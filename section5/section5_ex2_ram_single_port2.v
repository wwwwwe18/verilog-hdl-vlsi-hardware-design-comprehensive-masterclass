==> flow/design.v <==
module ram_single_port2(q,data,read_addr,write_addr,we,clk);
input		[7:0]	data;
input		[5:0]	read_addr,write_addr;
input				we,clk;
output	reg	[7:0]	q;
reg			[7:0]	ram[63:0];
always @(posedge clk)
begin
	if(we)
		ram[write_addr] = data;
	q = ram[read_addr];
end
endmodule
; Tool chain data of ram_single_port2
; What the tools print for ram_single_port2, step after step.
; Line numbers count from 1 in the design file above.
; Operators: Yosys type, input widths -> output width; for muxes data width and select width s.
; Library cell names are shortened.
; Not given: n/a
[inputs]
top_module = ram_single_port2
clock_port = clk
library = sky130hd
lib_corner = tt_025C_1v80

; After elaboration
; Source: Yosys, flattened and elaborated. Widths are those after wreduce; folded enables and synchronous resets count as part of the registers. Registers that Yosys merges into a memory's read port (data or address) are not register bits. Print and check cells do not count. Equal cells are merged and count once.
[word_totals]
output_inout_bits = 8
romBits = 0
clocked_rd_ports_x_width = 0
inputBits = 22
elab_cells = 386
memories = 0
regBits = 520
latch_bits = 0
ramBits = 0
[classes]
n_eq = 126
addsub = 0
compare = 0
n_shift = 0
div = 0
n_reduce_logical = 66
n_mux = 129
bitwise = 0
multipliers = 0
[ops]
columns = operator, count
row1 = $reduce_or 63->1, 64
row2 = $pmux 8 s2, 64
row3 = $pmux 8 s64, 1
row4 = $mux 8, 64
row5 = $eq 6x6->1 const B, 64
row6 = $eq 6x5->1 const B, 32
row7 = $eq 6x4->1 const B, 16
row8 = $eq 6x3->1 const B, 8
row9 = $eq 6x2->1 const B, 4
row10 = $eq 6x1->1 const B, 2
row11 = $logic_not 6->1, 2

; Logic depth
; Yosys ltp: most cells in a row. Word level: on the elaborated netlist, between registers, memories and ports. Mapped: between sequential cells and ports; inverters and the memories' decode and read muxes count.
[depth]
depth_word = 5
ABC_AREA = 0
ltp_mapped = 11
ltp_nobuf = 8

; After synthesis
; Source: synth_stat.txt of the flow (Yosys; design flattened, memories mapped). It holds for the ABC_AREA given above (unset counts as 0); a run with the other value may have another netlist.
; Totals and module areas in this step are rounded.
[by_type]
columns = cell_type, count, type_area_um2
row1 = dfxtp_1, 520, 1.04E+04
row2 = mux2_2, 450, 5067.36
row3 = a22oi_1, 105, 788.256
row4 = a32oi_1, 49, 429.162
row5 = nand2_1, 103, 386.621
row6 = clkbuf_1, 92, 345.331
row7 = nor2_1, 79, 296.534
row8 = o21ai_0, 55, 275.264
row9 = a22o_1, 28, 245.235
row10 = nand3_1, 35, 175.168
row11 = a32o_1, 16, 160.154
row12 = nand4_1, 22, 137.632
row13 = nand4b_1, 14, 122.618
row14 = mux2_1, 10, 112.608
row15 = a21oi_1, 22, 110.106
row16 = buf_6, 9, 101.347
row17 = mux2i_1, 10, 100.096
row18 = nor2b_1, 16, 100.096
; Not listed: further types 72, cells in them 260.
[synth_totals]
synth_area_um2 = 21000
ffs = 520
seq_area_um2 = 10000
buffers = 125
stdcells = 1895

; Timing after synthesis
; Source: OpenSTA report_checks on the synthesized netlist (no wires, ideal clock, input and output delay 20% of the period each), path of least setup slack; recovery checks are left aside. Register names are those of the netlist, which keeps one name where synthesis merged equal registers.
[synth_path]
path_type = input to register
from = input write_addr[2]
to = register q[1]
in_delay_ns = 1.464
required_time_ns = 7.198
launch_ns = 1.464
t_arrival_ns = 4.058
tclk_ns = 7.32
n_path_buf = 1
setup_slack_ns = 3.140
setup_ns = 0.122
stages = 9
path_delay_ns = 2.716
period_less_setup_slack_ns = 4.18
; "path_delay_ns" = arrival - input delay + setup time.
; "stages": output pins that drive a net of the path, with the launching flip-flop's if there is one; two outputs of one cell count as two.
; "period_less_setup_slack_ns" = period - worst setup slack (recovery checks aside). The figure is calculated, with input and output delays left at 20% of the set period.
; Between the ends stands the longest chain of elaborated cells between them, by number of cells; it is not shown to be the way that was timed. Of several equally long chains one is given.
; A line is the first line of the expression or statement that the cell stems from. Yosys adds cells for indexed reads and writes and turns some case tables into memories.
[synth_between]
cell_sequence = buf_4 > or3b_2 > nor3b_4 > mux2_2 > a32oi_1 > nand3_1 > or4b_1 > nand3b_1 > o32a_1
elab_chain_cells = 5
cells_between = 257
lines_between = 3
classes_between = eq/ne: 63; mux: 129; reduce/logical: 65
[synth_rtl]
columns = item, line
row1 = start: declaration, 3  ; input [5:0] read_addr,write_addr;
row2 = $eq 6x6->1, 10  ; ram[write_addr] = data;
row3 = $reduce_or 63->1, n/a
row4 = $pmux 8 s2, 10
row5 = $mux 8, 9  ; if(we)
row6 = $pmux 8 s64, 11  ; q = ram[read_addr];
row7 = end: assignment, 11
row8 = end: declaration, 5  ; output reg [7:0] q;

; Worst path after layout
; Path of least setup slack in the final report of record 1 (OpenROAD, finished layout, wires in). Where an end is a register, its clock arrival counts in the times.
[layout_path]
path_type = input to register
from = input write_addr[1]
to = register q[7]
launch_ns = 0.55
setup_slack_ns = -0.15
setup_ns = 0.07
in_delay_ns = 0.55
stages = 16
tclk_ns = 2.75
required_time_ns = 3.29
n_path_buf = 8
t_arrival_ns = 3.44
; Between the ends stands the longest chain of elaborated cells between them, by number of cells; it is not shown to be the way that was timed. Of several equally long chains one is given.
[layout_between]
cell_sequence = buf_4 > buf_16 > nand4b_1 > buf_6 > nor2_4 > buf_6 > buf_6 > buf_4 > mux2_2 > a32oi_1 > buf_4 > nand2_1 > nor4bb_1 > buf_4 > nand4_1 > o22a_1
elab_chain_cells = 5
cells_between = 257
lines_between = 3
classes_between = eq/ne: 63; mux: 129; reduce/logical: 65
[layout_rtl]
columns = item, line
row1 = start: declaration, 3  ; input [5:0] read_addr,write_addr;
row2 = $eq 6x6->1, 10  ; ram[write_addr] = data;
row3 = $reduce_or 63->1, n/a
row4 = $pmux 8 s2, 10
row5 = $mux 8, 9  ; if(we)
row6 = $pmux 8 s64, 11  ; q = ram[read_addr];
row7 = end: assignment, 11
row8 = end: declaration, 5  ; output reg [7:0] q;

; Top module ram_single_port2; platform sky130hd; tools Yosys and OpenROAD; 2 stored runs in no particular order. Input and output delays are each 20% of the period that was set; the output load is 0.01 pF.
; "timing.worst_path_ns": the worst setup path's part of the clock period (all of it between registers, 20% less for each end at a port) less its slack. A launch clock that arrives late makes it longer, a capture clock that arrives late makes it shorter.
; "totalPower_mw" is the tool's figure for a default switching activity; nothing was simulated.
; Values from the reports are rounded here.

[record 1: settings]
period_ns = 2.75
CORE_UTILIZATION = 29
PLACE_DENSITY_LB_ADDON = 0.25
CORE_ASPECT_RATIO = 0.59
CORE_MARGIN = 6
TNS_END_PERCENT = 10
CTS_CLUSTER_SIZE = 81
CTS_CLUSTER_DIAMETER = 90
CAP_MARGIN = 10
MIN_ROUTING_LAYER = met1
SLEW_MARGIN = 20
[record 1: results]
final_die_area_um2 = 81000
synthesis_area_um2 = 21000
setup_ws_ns = -0.15
final_hold_ws_ns = 0.36
tns_ns = -0.73
totalPower_mw = 16
timing.worst_path_ns = 2.35
worstPathKind = input to register
cell_area_final_um2 = 29000

[record 2: settings]
period_ns = 5.93
CORE_UTILIZATION = 23
SETUP_SLACK_MARGIN = 0.63
CELL_PAD_IN_SITES_GLOBAL_PLACEMENT = 0
CELL_PAD_IN_SITES_DETAIL_PLACEMENT = 1
ABC_AREA = 1
GPL_TIMING_DRIVEN = 1
CTS_CLUSTER_DIAMETER = 166
SLEW_MARGIN = 30
MIN_ROUTING_LAYER = met1
MAX_ROUTING_LAYER = met4
CAP_MARGIN = 20
CORE_MARGIN = 2
[record 2: results]
final_die_area_um2 = 130000
synthesis_area_um2 = 29000
setup_ws_ns = 1.2
final_hold_ws_ns = 0.47
tns_ns = 0.000
totalPower_mw = 11
timing.worst_path_ns = 3.49
worstPathKind = input to register
cell_area_final_um2 = 33000
